==> flow/design.v <==
module clockstretch (
	clock,
	reset,
	clockOut
);
input  clock;
input  reset;
output  clockOut;
parameter [1:0] COUNTING = 2'b0;
parameter [1:0] INTERIM = 2'b1;
parameter [1:0] RESET = 2'b10;
parameter  newParameter = 1'b0;
wire  clock;
wire  clockOut;
wire  reset;
reg [7:0] clockCount;
reg  clockOutReg;
reg [2:0] state;
reg [2:0] next;
assign clockOut = clockOutReg;
always @ (posedge clock or posedge reset) begin 
	if (reset) begin
	end
	else begin
	end
end
always @ (posedge clock or posedge reset) begin
	if (reset)	begin
            state <= 3'b0;
            state[COUNTING] <= 1'b1;
	end
	else state <= next;
end
always @ ( state , clockCount) begin
	next = 3'b0;
	case (1'b1)
		state[COUNTING]  :  begin
			if( clockCount == 8'hf )
				next[INTERIM] = 1'b1;
			else 
				next[COUNTING] = 1'b1;
		end
		state[INTERIM]  :  begin
			next[RESET] = 1'b1;
		end
		state[RESET]  :  begin
			next[COUNTING] = 1'b1;
		end
	endcase
end       
always @ (posedge clock or posedge reset) begin 
	if (reset) begin
		clockCount <= 8'b0;
		clockOutReg <= 1'b0;
	end
	else begin
		clockCount <= clockCount[7:0];
		clockOutReg <= clockOutReg;
		case (1'b1)
			state[COUNTING]  :  begin
				clockCount <= clockCount + 1'b1;
			end
			state[INTERIM]  :  begin
			end
			state[RESET]  :  begin
				clockCount <= 8'b0;
				clockOutReg <= ~clockOutReg;
			end
		endcase
	end
end       
endmodule       
### Tool chain data of clockstretch

Tool output for the design above, in the order of the flow.
Line numbers count from 1 in the design file above.
Cell names lack the library's common part.
The mark -- stands for no value.

| inputs | value |
|---|---|
| top | clockstretch |
| clock | clock |
| cell library | sky130hd |
| timing corner | tt_025C_1v80 |

### Word level

Yosys after proc, flatten, opt, wreduce and memory -nomap, before mapping. Memory bits, and registers merged into a memory's read port (data or address), are not among the register bits. Print and check cells are not counted. Equal cells are merged and count once.

| storage and ports | value |
|---|---|
| elaborated cells | 23 |
| output and inout port bits | 1 |
| bits in registers | 12 |

| operators by class | value |
|---|---|
| eq/ne operators | 2 |
| bitwise operators | 3 |
| multiplexer cells | 11 |
| reduce/logical cells | 3 |
| add/subtract/negate cells | 1 |

Operator list:

| operator | number |
|---|---|
| 2-to-1 mux 8 bit | 3 |
| adder 8 x 1 -> 8 bit with constant B | 1 |
| == test 8 x 4 -> 1 bit with constant B | 1 |
| 2-to-1 mux 1 bit | 8 |
| NOT 1 bit | 3 |
| AND reduction 3 bit | 1 |
| != test 2 bit with constant B | 1 |
| AND reduction 2 bit | 1 |
| nonzero test 2 bit | 1 |

### Longest topological paths

Longest topological path by Yosys (ltp), each cell counted once; first at word level (registers and memories cut), then after technology mapping (sequential cells cut; the memories' decode and read muxes count).

| logic depth | value |
|---|---|
| word-level depth | 3 |
| ABC_AREA | 0 |
| mapped depth | 4 |
| depth with buffers taken out | 4 |

### Netlist

Source: synth_stat.txt of the flow (Yosys; design flattened, memories mapped). It holds for the ABC_AREA given above (unset counts as 0); a run with the other value may have another netlist.

Cells by type:

| type | number |
|---|---|
| dfrtp_1 | 11 |
| dfstp_2 | 1 |
| o211ai_1 | 3 |
| o31ai_1 | 3 |
| nand4_1 | 3 |
| xnor2_1 | 2 |
| ha_1 | 1 |
| buf_6 | 1 |
| mux2_2 | 1 |
| nand2_1 | 3 |
| a22o_2 | 1 |
| nand3_1 | 2 |
| o21ai_0 | 2 |
| or3b_1 | 1 |
| and2_2 | 1 |
| inv_1 | 2 |
| nor2_1 | 2 |
| or4_1 | 1 |

Not listed: further types 2, cells in them 2.

| synthesis totals | value |
|---|---|
| area of sequential cells | 301.5 um^2 |
| flip-flop cells | 12 |
| buffer cells | 1 |
| standard cells after synthesis | 43 |
| synthesis area | 509.2 um^2 |

### Timing after synthesis

Path of least setup slack by OpenSTA after synthesis, without wires, with an ideal clock, recovery checks aside; 20% of the period is set as input and as output delay. Where synthesis merged equal registers, the netlist keeps one of their names.

| timing path after synthesis | value |
|---|---|
| path type | register to register |
| from | register state[0] |
| to | register clockCount[5] |
| delay of the path | 1.166 ns |
| buffers on the path | 1 |
| driving pins on the path | 5 |
| slack | 0.133 ns |
| clock period | 1.3 ns |
| data required time | 1.171 ns |
| library setup time | 0.129 ns |
| arrival time | 1.037 ns |
| synthesis period reached | 1.167 ns |

"delay of the path" is the arrival time less input delay plus setup time.
"driving pins on the path": output pins that drive a net of the path, with the launching flip-flop's if there is one; two outputs of one cell count as two.
"synthesis period reached" = period - worst setup slack (recovery checks aside). The figure is calculated, with input and output delays left at 20% of the set period.
The rows between start and end are the longest chain of elaborated cells between them; the timing report does not say that the signal goes this way. Where chains are equally long, one stands for them.
Each line given opens the expression or statement behind the cell; cells for indexed reads and writes are added by Yosys, which also makes memories of some case tables.
A register here has more assigning lines than the two given.

| on the way, after synthesis | value |
|---|---|
| cell sequence | dfstp_2 -> or3b_1 -> buf_6 -> o211ai_1 -> o31ai_1 |
| cells in the longest elaborated chain | 2 |
| elaborated cells between the ends (all ways) | 4 |
| source lines of those cells | 1 |

RTL lines, path after synthesis:

| element | RTL line | text |
|---|---|---|
| from (decl) | 18 | `reg [2:0] state;` |
| from (assign) | 29 | `state <= 3'b0;` |
| from (assign) | 32 | `else state <= next;` |
| nonzero test 2 bit | -- |  |
| AND reduction 2 bit | -- |  |
| to (assign) | 57 | `clockCount <= clockCount[7:0];` |
| to (assign) | 61 | `clockCount <= clockCount + 1'b1;` |
| to (decl) | 16 | `reg [7:0] clockCount;` |

Settings of 2 stored flow runs for module clockstretch (sky130hd), not sorted in any way. The constraints put input and output delay at 20% of the set period each and load the outputs with 0.01 pF.
A setting shown as - is not set for that run.

| run | period_ns | CORE_UTILIZATION | SETUP_SLACK_MARGIN | PLACE_DENSITY | CORE_ASPECT_RATIO | CELL_PAD_IN_SITES_DETAIL_PLACEMENT | TNS_END_PERCENT | GPL_ROUTABILITY_DRIVEN | SLEW_MARGIN | CAP_MARGIN | CORE_MARGIN | PLACE_DENSITY_LB_ADDON | CELL_PAD_IN_SITES_GLOBAL_PLACEMENT | GPL_TIMING_DRIVEN | MIN_ROUTING_LAYER |
|---|---|---|---|---|---|---|---|---|---|---|---|---|---|---|---|
| run A | 1.55 | 56 | 0.05 | 0.85 | 0.5 | 1 | 35 | 1 | 10 | 20 | 2 | - | - | - | - |
| run B | 0.986 | 71 | -0.07 | - | - | - | - | - | 20 | 20 | 2 | 0.21 | 2 | 0 | met2 |

Run A: no results, floorplanning failed with PDN-0185
Run B: no results, floorplanning failed with PDN-0185
